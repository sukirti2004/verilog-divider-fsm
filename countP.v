==> flow/design.v <==
module countP(Pout, incP, clearP, clock);
    input  clock, clearP, incP;
    output reg [15:0] Pout;
    always @(posedge clock) begin
        if(clearP == 1) Pout <= 0;
        else if(incP == 1) Pout <= Pout + 1; 
    end
endmodule
---- Reports on countP ----
The steps from the RTL of countP to its reports follow in flow order.
Lines are those of the file above, counted from 1.
Cell names lack the library's common part.
A cell with -- has no value.
design
  design top .............................. countP
  clock ................................... clock
  cell library ............................ sky130hd
  library corner .......................... tt_025C_1v80

---- Word-level counts ----
Counts by Yosys on the flattened word-level netlist (proc, flatten, opt, wreduce; memories kept). Register bits leave out memories and registers merged into their read ports (data or address); mux counts leave out enables and synchronous resets folded into registers. Print and check cells are left out. Cells with the same type and inputs are merged into one.
operators by class
  add/subtract/negate cells ............... 1
operators by type and width
  cell                                                              number
  16-bit by 1-bit adder with 16-bit output (second input constant)  1
storage and ports
  register bits after elaboration ......... 16
  output and inout port bits .............. 16
  word-level cells ........................ 2

---- Logic depth ----
Depth = most cells in a row (Yosys ltp): at word level without a register or memory, in the mapped netlist without a sequential cell, where the memories' decode and read muxes count.
logic depth
  depth in word-level cells ............... 1
  ABC_AREA ................................ 0
  depth in mapped cells ................... 5

---- Synthesis result ----
The flow's flattened synthesis, as Yosys stat reports it; memories are mapped. The netlist is that of the ABC_AREA named above (0 if unset); the other value can give another one.
The area totals of this step are shown rounded.
cells by type
  type      number
  dfxtp_1   16
  nor2_1    16
  xnor2_1   6
  xor2_1    4
  mux2_2    2
  nand2_1   6
  nand4_4   1
  nor4_4    1
  nor4_1    3
  a21oi_1   3
  nand3_1   3
  nor3_1    3
  nor4b_2   1
  ha_1      1
  nand4_2   1
  clkbuf_1  3
  mux2i_1   1
  a31o_2    1
Not listed: further types 10, cells in them 11.
synthesis totals
  cell count .............................. 83
  chip area (Yosys) ....................... 757.0 um2
  sequential area ......................... 320.3 um2
  flip-flops .............................. 16

---- Path before layout ----
Source: OpenSTA report_checks on the synthesized netlist (no wires, ideal clock, input and output delay 20% of the period each), path of least setup slack; recovery checks are left aside. Register names are those of the netlist, which keeps one name where synthesis merged equal registers.
timing post-synthesis
  path type ............................... register -> register
  start point ............................. register Pout[5]
  end point ............................... register Pout[14]
  clock period ............................ 1.76 ns
  time at the first pin ................... 0.000 ns
  arrival time ............................ 1.579 ns
  required time ........................... 1.639 ns
  slack ................................... 0.060 ns
  path delay .............................. 1.700 ns
  stages .................................. 5
  synthesis period reached ................ 1.7 ns
"path delay" = arrival - input delay + setup time.
"stages" counts driving pins, that of a launching flip-flop among them; a cell with two outputs on the path counts twice.
"synthesis period reached" = period - worst setup slack (recovery checks aside). The figure is calculated, with input and output delays left at 20% of the set period.
The rows between start and end are the longest chain of elaborated cells between them; the timing report does not say that the signal goes this way. Where chains are equally long, one stands for them.
Each line given opens the expression or statement behind the cell; cells for indexed reads and writes are added by Yosys, which also makes memories of some case tables.
between the ends, post-synthesis
  path through ............................ dfxtp_1 -> nand4_2 -> or2_2 -> nor4_1 -> mux2_2
  length of the longest elaborated chain .. 1
  elaborated cells on any way between the ends .. 1
  source lines of those cells ............. 1
RTL lines, path post-synthesis
  element                                   line  RTL
  start, declared                           3     output reg [15:0] Pout;
  start, assigned                           5     if(clearP == 1) Pout <= 0;
  start, assigned                           6     else if(incP == 1) Pout <= Pout + 1;
  16-bit by 1-bit adder with 16-bit output  6
  end, assigned                             5
  end, assigned                             6
  end, declared                             3

---- Timing after layout ----
Path of least setup slack in the final report of run A (OpenROAD, finished layout, wires in). Where an end is a register, its clock arrival counts in the times.
timing after layout
  path type ............................... input -> register
  start point ............................. input incP
  end point ............................... register Pout[13]
  clock period ............................ 3.02 ns
  external input delay .................... 0.60 ns
  time at the first pin ................... 0.60 ns
  arrival time ............................ 2.31 ns
  required time ........................... 3.19 ns
  slack ................................... 0.88 ns
  stages .................................. 5
between the ends, after layout
  path through ............................ clkdlybuf4s50_1 -> nand4_4 -> nor4_4 -> or3b_1 -> a21oi_1
RTL lines, path after layout
  element          line  RTL
  start, declared  2     input  clock, clearP, incP;
  end, assigned    5     if(clearP == 1) Pout <= 0;
  end, assigned    6     else if(incP == 1) Pout <= Pout + 1;
  end, declared    3     output reg [15:0] Pout;
No chain of elaborated cells between the ends is given.

Stored flow runs of countP (2 of them; Yosys, OpenROAD, sky130hd). They differ in their settings and are not a sequence. Constraints: input delay and output delay 20% of the set period each, output load 0.01 pF.
"achieved clock period": clock period set for the run, less the worst setup slack. It is reckoned from that one timing run; input and output delays stay at 20% of the period that was set.
"time of the worst setup path" means the part of the period allowed to the worst setup path (the constraints hold back 20% at inputs and 20% at outputs) less its slack; where the path has registers, the arrival times of their clocks count too.
"total power after layout" is the tool's figure for a default switching activity; nothing was simulated.
Results are given in rounded form.

---- run A ----
settings
  period_ns = 3.02
  CORE_UTILIZATION = 24
  SETUP_SLACK_MARGIN = -0.03
  PLACE_DENSITY_LB_ADDON = 0.08
  CORE_ASPECT_RATIO = 1.85
  CORE_MARGIN = 9
  CELL_PAD_IN_SITES_GLOBAL_PLACEMENT = 3
  TNS_END_PERCENT = 95
  CTS_CLUSTER_SIZE = 84
  CAP_MARGIN = 0
  MAX_ROUTING_LAYER = met5
  SLEW_MARGIN = 20
results
  time of the worst setup path ............ 1.54 ns
  worst setup path kind ................... input -> register
  total negative slack on setup checks .... 0.000 ns
  post-route worst hold slack ............. 0.495 ns
  full die area ........................... 5596 um2
  final design utilization ................ 0.341
  lowest setup slack ...................... 0.877 ns
  achieved clock period ................... 2.143 ns
  standard-cell area after routing ........ 1025 um2
  total power after layout ................ 0.4309 mW
  mapped cell area after synthesis ........ 757.0 um2

---- run B ----
settings
  period_ns = 2.54
  CORE_UTILIZATION = 35
  SETUP_SLACK_MARGIN = 0.64
  PLACE_DENSITY_LB_ADDON = 0.27
  TNS_END_PERCENT = 40
  ABC_AREA = 1
  CAP_MARGIN = 20
  CORE_MARGIN = 2
  SLEW_MARGIN = 20
results
  time of the worst setup path ............ 1.31 ns
  worst setup path kind ................... register -> output
  total negative slack on setup checks .... 0.000 ns
  post-route worst hold slack ............. 0.495 ns
  full die area ........................... 2830 um2
  final design utilization ................ 0.482
  lowest setup slack ...................... 0.724 ns
  achieved clock period ................... 1.816 ns
  standard-cell area after routing ........ 1087 um2
  total power after layout ................ 0.4561 mW
  mapped cell area after synthesis ........ 847.1 um2
